==> flow/design.v <==
module RegFile #( parameter n = 4 , m = 8 )
  ( 
  input                Clk,Rst,
  input                RdEn,WrEn,
  input       [n-1:0]  address,
  input       [m-1:0]  WrData,
  output reg  [m-1:0]  RdData,
  output reg           Rd_dataValid,
  output      [m-1:0]  REG0,REG1,REG2,REG3
  );
  reg [m-1:0] register [15:0];
  always @(posedge Clk or negedge Rst)
  begin
    if ( !Rst )
      begin
        RdData <= 0;
        Rd_dataValid <= 0;
        register[0] <= 0;
        register[1] <= 0;
        register[2] <= 'b001000_01;
        register[3] <= 'b0000_1000;
     end
    else
      begin
        if ( WrEn & ! RdEn)
            register[address] <= WrData;
        else if ( RdEn & ! WrEn)
          begin
            RdData <= register[address];
            Rd_dataValid <= 1'b1;
          end
        else
          Rd_dataValid <= 1'b0;
    end
 end  
 assign REG0 = register[0];
 assign REG1 = register[1]; 
 assign REG2 = register[2]; 
 assign REG3 = register[3];         
endmodule
From RTL to reports: RegFile
What the tools print for RegFile, step after step.
Line numbers count from 1 in the design file above.
Cell names lack the library's common part.
A cell with -- has no value.

inputs
  top = RegFile
  clock port = Clk
  library = sky130hd
  timing corner = tt_025C_1v80

Elaborated design
Counts by Yosys on the flattened word-level netlist (proc, flatten, opt, wreduce). Print and check cells are left out. Cells with the same type and inputs are merged into one.

storage and ports
  output and inout port bits = 41
  bits in registers = 137
  input bits = 16

cells by class
  bitwise gates (word level) = 3
  muxes and demuxes = 2
  equality and inequality tests = 15
  reduce/logical cells = 20

operator list
  cell                                          count
  parallel mux 8 bit (select 16 bit)            1
  AND reduction 3 bit                           12
  equality test 4 bit with constant B           8
  equality test 4 x 3 -> 1 bit with constant B  4
  AND reduction 2 bit                           5
  equality test 4 x 2 -> 1 bit with constant B  2
  equality test 4 x 1 -> 1 bit with constant B  1
  logical NOT 4 bit                             1
  bitwise AND 1 bit                             2
  logical NOT 1 bit                             2
  inverter 1 bit                                1
  2-to-1 mux 1 bit                              1

Logic depth
Yosys ltp: most cells in a row. Word level: on the elaborated netlist, between registers, memories and ports. Mapped: between sequential cells and ports; inverters and the memories' decode and read muxes count.

depth
  depth after elaboration = 4
  ABC_AREA = 0
  mapped depth = 7

After synthesis
Yosys stat after the flow's synthesis: flattened, memories mapped to cells. It holds for the ABC_AREA given above (unset counts as 0); a run with the other value may have another netlist.

mapped netlist
  standard cells after synthesis = 394
  flip-flop cells = 137
  sequential part of the area = 3912.5 µm²
  mapped area = 5801.8 µm²

cells by type
  type       count  total area (µm²)
  edfxtp_1   96     2.88E+03
  dfrtp_1    38     950.912
  mux2_2     39     439.171
  nand3b_1   33     247.738
  a22o_1     20     175.168
  a21oi_1    22     110.106
  dfstp_2    3      78.826
  nand2_1    21     78.826
  a32o_1     7      70.067
  a2111oi_0  7      61.309
  buf_2      12     60.058
  o22ai_1    8      50.048
  a22oi_1    6      45.043
  nor2b_1    7      43.792
  mux2i_1    4      40.038
  a31oi_1    6      37.536
  nor2_1     10     37.536
  nand3_1    7      35.034

Not listed: further types 27, cells in them 48.

Timing after synthesis
OpenSTA on the mapped netlist: ideal clock, no wires. The path of least setup slack (recovery checks aside). Input and output delay are each 20% of the period. Register names are those of the netlist, which keeps one name where synthesis merged equal registers.

timing path after synthesis
  kind = input to register
  start point = input address[3]
  end point = register register[12][0]
  path buffers = 4
  required time = 1.867 ns
  arrival time = 1.865 ns
  setup time = 0.383 ns
  stages on the path = 6
  input delay = 0.450 ns
  delay of the path = 1.798 ns
  period = 2.25 ns
  path slack = 0.001 ns
  synthesis period reached = 2.249 ns

"delay of the path" is the arrival time less input delay plus setup time.
"stages on the path": output pins that drive a net of the path, with the launching flip-flop's if there is one; two outputs of one cell count as two.
"synthesis period reached" = period - worst setup slack (recovery checks aside). The figure is calculated, with input and output delays left at 20% of the set period.
The rows between start and end are the longest chain of elaborated cells between them; the timing report does not say that the signal goes this way. Where chains are equally long, one stands for them.
Each line given opens the expression or statement behind the cell; cells for indexed reads and writes are added by Yosys, which also makes memories of some case tables.

between the ends, after synthesis
  path through = buf_4 buf_2 buf_2 buf_2 nand3_1 nor3_1
  length of the longest elaborated chain = 2

RTL lines, path after synthesis
  item                 RTL line  text
  start: declaration   5         input       [n-1:0]  address,
  equality test 4 bit  26        register[address] <= WrData;
  AND reduction 3 bit  --
  end: assignment      26
  end: declaration     11        reg [m-1:0] register [15:0];

Path in the finished layout
From the final timing report of entry A: the path of least setup slack in the routed layout; clock arrival at registers is part of the times.

timing path after layout
  kind = input to register
  start point = input address[2]
  end point = register RdData[0]
  stages on the path = 6
  path buffers = 2
  required time = 3.03 ns
  setup time = 0.17 ns
  path slack = 0.02 ns
  arrival time = 3.00 ns
  input delay = 0.56 ns
  period = 2.78 ns

The rows between start and end are the longest chain of elaborated cells between them; the timing report does not say that the signal goes this way. Where chains are equally long, one stands for them.

between the ends, after layout
  path through = clkdlybuf4s50_1 buf_4 nand2b_1 a21oi_1 a2111oi_0 a31oi_1
  length of the longest elaborated chain = 2

RTL lines, path after layout
  item                                RTL line  text
  start: declaration                  5         input       [n-1:0]  address,
  equality test 4 bit                 29        RdData <= register[address];
  parallel mux 8 bit (select 16 bit)  29
  end: assignment                     16        RdData <= 0;
  end: assignment                     29
  end: declaration                    7         output reg  [m-1:0]  RdData,

Add stored flow runs of RegFile

Below are 2 stored runs of the flow (Yosys, OpenROAD; platform sky130hd) on RegFile, each with its settings and what was measured, unordered. Constraints: input delay and output delay 20% of the set period each, output load 0.01 pF.
"achieved clock period (ns)": clock period set for the run, less the worst setup slack. It is reckoned from that one timing run; input and output delays stay at 20% of the period that was set.
"finish__power__total" is the tool's figure for a default switching activity; nothing was simulated.

settings of entry A
{
  "period_ns": 2.78,
  "CORE_UTILIZATION": 56,
  "PLACE_DENSITY_LB_ADDON": 0.23,
  "CORE_ASPECT_RATIO": 1.11,
  "CELL_PAD_IN_SITES_GLOBAL_PLACEMENT": 0,
  "ABC_AREA": 0,
  "GPL_ROUTABILITY_DRIVEN": 1,
  "CTS_CLUSTER_DIAMETER": 163,
  "CAP_MARGIN": 15,
  "MIN_ROUTING_LAYER": "met2",
  "CORE_MARGIN": 2,
  "SLEW_MARGIN": 20
}
report of entry A
yosys chip area after synthesis (um^2): 5801.8
finish__design__die__area: 11191.4
finish__design__instance__utilization: 0.7025
finish__timing__setup__ws: 0.024
finish__timing__hold__ws: 0.320
finish__power__total: 5.194e-03
achieved clock period (ns): 2.756

settings of entry B
{
  "period_ns": 2.41,
  "CORE_UTILIZATION": 40,
  "SETUP_SLACK_MARGIN": -0.09,
  "PLACE_DENSITY_LB_ADDON": 0.16,
  "CORE_MARGIN": 2,
  "CELL_PAD_IN_SITES_GLOBAL_PLACEMENT": 2,
  "GPL_TIMING_DRIVEN": 0,
  "SLEW_MARGIN": 40,
  "MIN_ROUTING_LAYER": "met2",
  "MAX_ROUTING_LAYER": "met5",
  "CAP_MARGIN": 20
}
report of entry B
yosys chip area after synthesis (um^2): 5801.8
finish__design__die__area: 15484.1
finish__design__instance__utilization: 0.5085
finish__timing__setup__ws: -0.180
finish__timing__hold__ws: 0.061
finish__power__total: 6.125e-03
achieved clock period (ns): 2.590
